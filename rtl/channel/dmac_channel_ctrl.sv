==> flow/design.v <==
package axi4_pkg;
    localparam LEN_BITS = 8;
    localparam SIZE_BITS = 3;
    localparam BURST_BITS = 2;
    localparam RESP_BITS = 2;
    typedef bit [LEN_BITS-1:0]  len_t;
    typedef bit [SIZE_BITS-1:0] size_t;
    typedef enum logic [BURST_BITS-1:0] {
        FIXED = 0,
        INCR = 1,
        WRAP = 2
    } burst_t;
    typedef enum logic [RESP_BITS-1:0] {
        OKAY   = 0,
        EXOKAY = 1,
        SLVERR = 2,
        DECERR = 3
    } resp_t;
endpackage : axi4_pkg
module dmac_channel_ctrl # (
    parameter int ADDR_WD = 32,
    parameter int DATA_WD = 32,
    parameter int CHANNEL_COUNT = 8,  
    parameter int MAX_BURST_LEN = 16,  
    parameter int RD_MAX_OUTSTANDING = 8,
    localparam int STRB_WD = DATA_WD / 8
) (
    input clk,
    input rst,
    input                               cmd_valid,
    output logic                        cmd_ready,
    input [ADDR_WD-1:0]                 cmd_src_addr,
    input [ADDR_WD-1:0]                 cmd_dst_addr,
    input [1:0]                         cmd_burst,
    input [ADDR_WD-1:0]                 cmd_len,
    input [2:0]                         cmd_size,
    input [$clog2(MAX_BURST_LEN)+1:0]   buf_usage,
    output                              rd_req_valid,
    input                               rd_req_ack,
    output [ADDR_WD-1:0]                rd_req_addr,
    output [axi4_pkg::BURST_BITS-1:0]   rd_req_burst,
    output [ADDR_WD-1:0]                rd_req_length,
    output [axi4_pkg::SIZE_BITS-1:0]    rd_req_size,
    input  [ADDR_WD-1:0]                rd_req_next_addr,
    input  [ADDR_WD-1:0]                rd_req_next_length,
    input                               rd_req_done,
    input                               rd_resp_valid,
    output logic                        wr_req_valid,
    input                               wr_req_ack,
    output [ADDR_WD-1:0]                wr_req_addr,
    output [axi4_pkg::BURST_BITS-1:0]   wr_req_burst,
    output [ADDR_WD-1:0]                wr_req_length,
    output [$clog2(ADDR_WD/8)-1:0]      wr_req_data_offset,  
    output [axi4_pkg::SIZE_BITS-1:0]    wr_req_size,
    input  [ADDR_WD-1:0]                wr_req_next_addr,
    input  [ADDR_WD-1:0]                wr_req_next_length,
    input                               wr_req_done
);
    logic               channel_active;
    logic [ADDR_WD-1:0] channel_src_addr;
    logic [ADDR_WD-1:0] channel_dst_addr;
    axi4_pkg::burst_t   channel_burst;
    axi4_pkg::size_t    channel_size;
    logic [ADDR_WD-1:0] channel_rd_ptr;
    logic [ADDR_WD-1:0] channel_rd_remaing_len;
    logic               channel_rd_req_done;
    logic [$clog2(RD_MAX_OUTSTANDING)-1:0] channel_rd_outstanding_ctr;
    logic [ADDR_WD-1:0] channel_wr_ptr;
    logic [ADDR_WD-1:0] channel_wr_remaing_len;
    logic               channel_wr_req_done;
    wire allocate_channel = cmd_valid && cmd_ready;
    always_ff @(posedge clk or posedge rst) begin
        if (rst) begin
            channel_active   <= 0;
            channel_src_addr <= 'x;
            channel_dst_addr <= 'x;
            channel_burst    <= axi4_pkg::burst_t'('x);
            channel_size     <= axi4_pkg::size_t'('x);
        end else begin
            if (allocate_channel) begin
                channel_active <= 1;
                channel_src_addr <= cmd_src_addr;
                channel_dst_addr <= cmd_dst_addr;
                channel_burst <= axi4_pkg::burst_t'(cmd_burst);
                channel_size <= axi4_pkg::size_t'(cmd_size);
            end else if (wr_req_ack && wr_req_done ) begin
                channel_active <= 0;
            end
        end
    end
    always_ff @(posedge clk or posedge rst) begin
        if (rst) begin
            cmd_ready <= 0;
        end else begin
            if (cmd_valid && cmd_ready)
                cmd_ready <= 0;
            else
            if (!channel_active)
                cmd_ready <= 1;
        end
    end
    always_ff @(posedge clk or posedge rst) begin
        if (rst) begin
            channel_rd_req_done <= 0;
        end else begin
            if (allocate_channel) begin
                channel_rd_req_done <= 0;
            end else if (rd_req_ack && rd_req_done) begin
                channel_rd_req_done <= 1;
            end
        end
    end
    always_ff @(posedge clk or posedge rst) begin
        if (rst) begin
            channel_rd_ptr <= 'x;
            channel_rd_remaing_len <= 'x;
        end else begin
            if (allocate_channel) begin
                channel_rd_ptr <= cmd_src_addr;
                channel_rd_remaing_len <= cmd_len;
            end else if (rd_req_ack) begin
                channel_rd_ptr <= rd_req_next_addr;
                channel_rd_remaing_len <= rd_req_next_length;
            end
        end
    end
    always_ff @(posedge clk or posedge rst) begin
        if (rst) begin
            channel_rd_outstanding_ctr <= 0;
        end else begin
            if ((rd_req_valid && rd_req_ack) != rd_resp_valid) begin
                if (rd_resp_valid) begin
                    channel_rd_outstanding_ctr <= channel_rd_outstanding_ctr - 1;
                end else begin
                    channel_rd_outstanding_ctr <= channel_rd_outstanding_ctr + 1;
                end
            end
        end
    end
    assign rd_req_valid   = channel_active && !channel_rd_req_done && channel_rd_outstanding_ctr != '1;
    assign rd_req_addr    = channel_rd_ptr;
    assign rd_req_burst   = channel_burst;
    assign rd_req_length  = channel_rd_remaing_len;
    assign rd_req_size    = channel_size;
    always_ff @(posedge clk or posedge rst) begin
        if (rst) begin
            channel_wr_req_done <= 0;
        end else begin
            if (allocate_channel) begin
                channel_wr_req_done <= 0;
            end else if (wr_req_ack && wr_req_done) begin
                channel_wr_req_done <= 1;
            end
        end
    end
    always_ff @(posedge clk or posedge rst) begin
        if (rst) begin
            channel_wr_ptr <= 'x;
            channel_wr_remaing_len <= 'x;
        end else begin
            if (allocate_channel) begin
                channel_wr_ptr <= cmd_dst_addr;
                channel_wr_remaing_len <= cmd_len;
            end else if (wr_req_ack) begin
                channel_wr_ptr <= wr_req_next_addr;
                channel_wr_remaing_len <= wr_req_next_length;
            end
        end
    end
    always_ff @(posedge clk or posedge rst) begin
        if(rst) begin
            wr_req_valid <= 0;
        end else begin
            if (channel_active && (buf_usage >= MAX_BURST_LEN || channel_rd_req_done && channel_rd_outstanding_ctr == 0) && !(wr_req_ack && wr_req_done || channel_wr_req_done)) begin
                wr_req_valid <= 1;
            end else if (wr_req_ack) begin
                wr_req_valid <= 0;
            end
        end
    end
    assign wr_req_addr        = channel_wr_ptr;
    assign wr_req_burst       = channel_burst;
    assign wr_req_length      = channel_wr_remaing_len;
    assign wr_req_data_offset = channel_src_addr[$clog2(ADDR_WD/8)-1:0];  
    assign wr_req_size        = channel_size;
endmodule : dmac_channel_ctrl
; ---- From RTL to reports: dmac_channel_ctrl
; What the tools print for dmac_channel_ctrl, step after step.
; Line numbers count from 1 in the design file above.
; Operators carry their Yosys type and port widths (W data, S select, Z words).
; Cell names lack the library's common part.
; A cell with -- has no value.
[setup]
top = dmac_channel_ctrl
clock = clk
lib = sky130hd
corner = tt_025C_1v80

; ---- Elaborated design
; Counts by Yosys on the flattened word-level netlist (proc, flatten, opt, wreduce; memories kept). Register bits leave out memories and registers merged into their read ports (data or address). Print and check cells are left out. Cells with the same type and inputs are merged into one.
[word_totals]
ff_bits = 143
output_inout_bits = 143
word_cells = 57
[op_classes]
addsub = 2
cmp = 1
n_eq = 3
n_mux = 19
reduce_and_logical = 19
[ops]
columns = cell, n
row1 = $mux W32, 8
row2 = $reduce_bool A2 Y1, 5
row3 = $mux W1, 10
row4 = $logic_and A1 B1 Y1, 9
row5 = $ge A6 B5 Y1 const B, 1
row6 = $add A3 B1 Y3 const B, 1
row7 = $sub A3 B1 Y3 const B, 1
row8 = $ne A3 B3 Y1 const B, 1
row9 = $logic_not A3 Y1, 1
row10 = $mux W3, 1
row11 = $logic_or A1 B1 Y1, 2
row12 = $logic_not A1 Y1, 2
row13 = $ne A2 B1 Y1 const B, 1
row14 = $ne A1 B1 Y1, 1

; ---- Longest topological paths
; Yosys ltp: most cells in a row. Word level: on the elaborated netlist, between registers, memories and ports. Mapped: between sequential cells and ports; inverters and the memories' decode and read muxes count.
[depth]
ltp_word = 6
abc_area = 1
ltp_mapped = 7
mapped_depth_nobuf = 7

; ---- Netlist
; The flow's flattened synthesis, as Yosys stat reports it; memories are mapped. The netlist is that of the ABC_AREA named above (0 if unset); the other value can give another one.
; The area totals of this step are shown rounded.
[mapped]
cell_count = 761
synth_area_um2 = 6452
seqArea_um2 = 3578
ffs = 143
buf_cells = 64
[types]
columns = cell_type, n, type_area_um2
row1 = dfrtp_1, 143, 3.58E+03
row2 = nand3_1, 191, 955.917
row3 = nand2_1, 169, 634.358
row4 = nor2_1, 71, 266.506
row5 = a31oi_1, 32, 200.192
row6 = buf_2, 36, 180.173
row7 = o21ai_0, 35, 175.168
row8 = a21oi_1, 34, 170.163
row9 = buf_4, 11, 82.579
row10 = inv_1, 12, 45.043
row11 = clkbuf_1, 10, 37.536
row12 = buf_6, 2, 22.522
row13 = fa_1, 1, 20.019
row14 = clkbuf_2, 3, 15.014
row15 = inv_4, 2, 12.512
row16 = nand2_2, 2, 12.512
row17 = nand4_1, 2, 12.512
row18 = nand2_4, 1, 11.261
; Other cell types: 3; their cells: 4.

; ---- Worst setup path after synthesis
; Path of least setup slack by OpenSTA after synthesis, without wires, with an ideal clock, recovery checks aside; 20% of the period is set as input and as output delay. Where synthesis merged equal registers, the netlist keeps one of their names.
[synth_path]
path_type = input -> register
from = input rd_resp_valid
to = register channel_rd_outstanding_ctr[2]
clock_period_ns = 2.17
in_delay_ns = 0.434
setup_ns = 0.117
arrival_time_ns = 1.162
path_slack_ns = 0.891
path_delay_ns = 0.845
stages = 5
period_less_setup_slack_ns = 1.279
; "path_delay_ns" = arrival - input delay + setup time.
; "stages": output pins that drive a net of the path, with the launching flip-flop's if there is one; two outputs of one cell count as two.
; "period_less_setup_slack_ns" = period - worst setup slack (recovery checks aside). The figure is calculated, with input and output delays left at 20% of the set period.
; Between the ends stands the longest chain of elaborated cells between them, by number of cells; it is not shown to be the way that was timed. Of several equally long chains one is given.
; Each line given opens the expression or statement behind the cell; cells for indexed reads and writes are added by Yosys, which also makes memories of some case tables.
; At most two assigning lines are given for a register; there are more.
[synth_between]
path_cell_list = inv_1 -> fa_1 -> xor2_1 -> nand2_1 -> nand2_1
elab_chain_cells = 1
[synth_rtl]
columns = item, line
row1 = start: declaration, 47  ; input                               rd_resp_valid,
row2 = $mux W3, 132  ; if (rd_resp_valid) begin
row3 = end: assignment, 133  ; channel_rd_outstanding_ctr <= channel_rd_outstanding_ctr - 1;
row4 = end: assignment, 135  ; channel_rd_outstanding_ctr <= channel_rd_outstanding_ctr + 1;
row5 = end: declaration, 67  ; logic [$clog2(RD_MAX_OUTSTANDING)-1:0] channel_rd_outstanding_ctr;

; ---- Timing after layout
; Path of least setup slack in the final report of run 1 (OpenROAD, finished layout, wires in). Where an end is a register, its clock arrival counts in the times.
[layout_path]
path_type = register -> output
from = register channel_rd_ptr[18]
to = output rd_req_addr[18]
clock_period_ns = 1.74
output_delay_ns = 0.35
arrival_time_ns = 1.37
path_slack_ns = 0.02
stages = 2
; At most two assigning lines are given for a register; there are more.
[layout_between]
path_cell_list = dfrtp_1 -> clkdlybuf4s50_1
elab_chain_cells = 0
[layout_rtl]
columns = item, line
row1 = start: declaration, 64  ; logic [ADDR_WD-1:0] channel_rd_ptr;
row2 = start: assignment, 115  ; channel_rd_ptr <= 'x;
row3 = start: assignment, 119  ; channel_rd_ptr <= cmd_src_addr;
row4 = end: declaration, 40  ; output [ADDR_WD-1:0]                rd_req_addr,

FLOW RESULTS
============

Record of 2 stored runs of the RTL-to-layout flow on dmac_channel_ctrl, platform sky130hd. The runs are unordered. Constraints: input delay and output delay 20% of the set period each, output load 0.01 pF.
"achievedPeriod_ns" = clock period - worst setup slack. The figure is calculated, with input and output delays left at 20% of the set period.
"critical_path_time_ns": the worst setup path's part of the clock period (all of it between registers, 20% less for each end at a port) less its slack. A launch clock that arrives late makes it longer, a capture clock that arrives late makes it shorter.
"totalPower_uw": no workload was simulated; the value follows from the tool's default switching activity.
Measured values are rounded.

# run 1
==> flow/run.sh <==
#!/bin/bash
# the make line also repeats the synthesis and layout settings of config.mk as NAME=value (left out here)
make -C /OpenROAD-flow-scripts/flow DESIGN_CONFIG=/design/flow/config.mk WORK_HOME=/design/flow/orfs CLKGATE_MAP_FILE= finish
==> flow/config.mk <==
export PLATFORM = sky130hd
export DESIGN_NAME = dmac_channel_ctrl
export DESIGN_NICKNAME = dmac_channel_ctrl
export VERILOG_FILES = /design/flow/design.v
export SDC_FILE = /design/flow/constraint.sdc
export NUM_CORES = 4
export LEC_CHECK = 0
export ABC_AREA = 1
export CAP_MARGIN = 0
export CORE_ASPECT_RATIO = 0.96
export CORE_MARGIN = 2
export CORE_UTILIZATION = 46
export CTS_CLUSTER_SIZE = 59
export GPL_TIMING_DRIVEN = 1
export MAX_ROUTING_LAYER = met4
export MIN_ROUTING_LAYER = met1
export PLACE_DENSITY_LB_ADDON = 0.08
export SLEW_MARGIN = 20
==> flow/constraint.sdc <==
create_clock -name core_clock -period 1.74 [get_ports {clk}]
set_input_delay 0.3480 -clock core_clock [delete_from_list [all_inputs] [get_ports {clk}]]
set_output_delay 0.3480 -clock core_clock [all_outputs]
set_load 0.01 [all_outputs]

==> run 1: results <==
critical_path_time_ns=1.37
critical_path_kind="register -> output"
design.die.area_um2=14990
util_frac=0.817
synthArea_um2=6452
setup_ws_ns=0.022
totalPower_uw=16110
achievedPeriod_ns=1.718

# run 2
==> flow/run.sh <==
#!/bin/bash
# the make line also repeats the synthesis and layout settings of config.mk as NAME=value (left out here)
make -C /OpenROAD-flow-scripts/flow DESIGN_CONFIG=/design/flow/config.mk WORK_HOME=/design/flow/orfs CLKGATE_MAP_FILE= finish
==> flow/config.mk <==
export PLATFORM = sky130hd
export DESIGN_NAME = dmac_channel_ctrl
export DESIGN_NICKNAME = dmac_channel_ctrl
export VERILOG_FILES = /design/flow/design.v
export SDC_FILE = /design/flow/constraint.sdc
export NUM_CORES = 4
export LEC_CHECK = 0
export CAP_MARGIN = 20
export CORE_MARGIN = 2
export CORE_UTILIZATION = 40
export SLEW_MARGIN = 20
==> flow/constraint.sdc <==
create_clock -name core_clock -period 1.13 [get_ports {clk}]
set_input_delay 0.2260 -clock core_clock [delete_from_list [all_inputs] [get_ports {clk}]]
set_output_delay 0.2260 -clock core_clock [all_outputs]
set_load 0.01 [all_outputs]

==> run 2: results <==
critical_path_time_ns=1.63
critical_path_kind="register -> register"
design.die.area_um2=17110
util_frac=0.852
synthArea_um2=6432
setup_ws_ns=-0.500
totalPower_uw=29440
achievedPeriod_ns=1.630
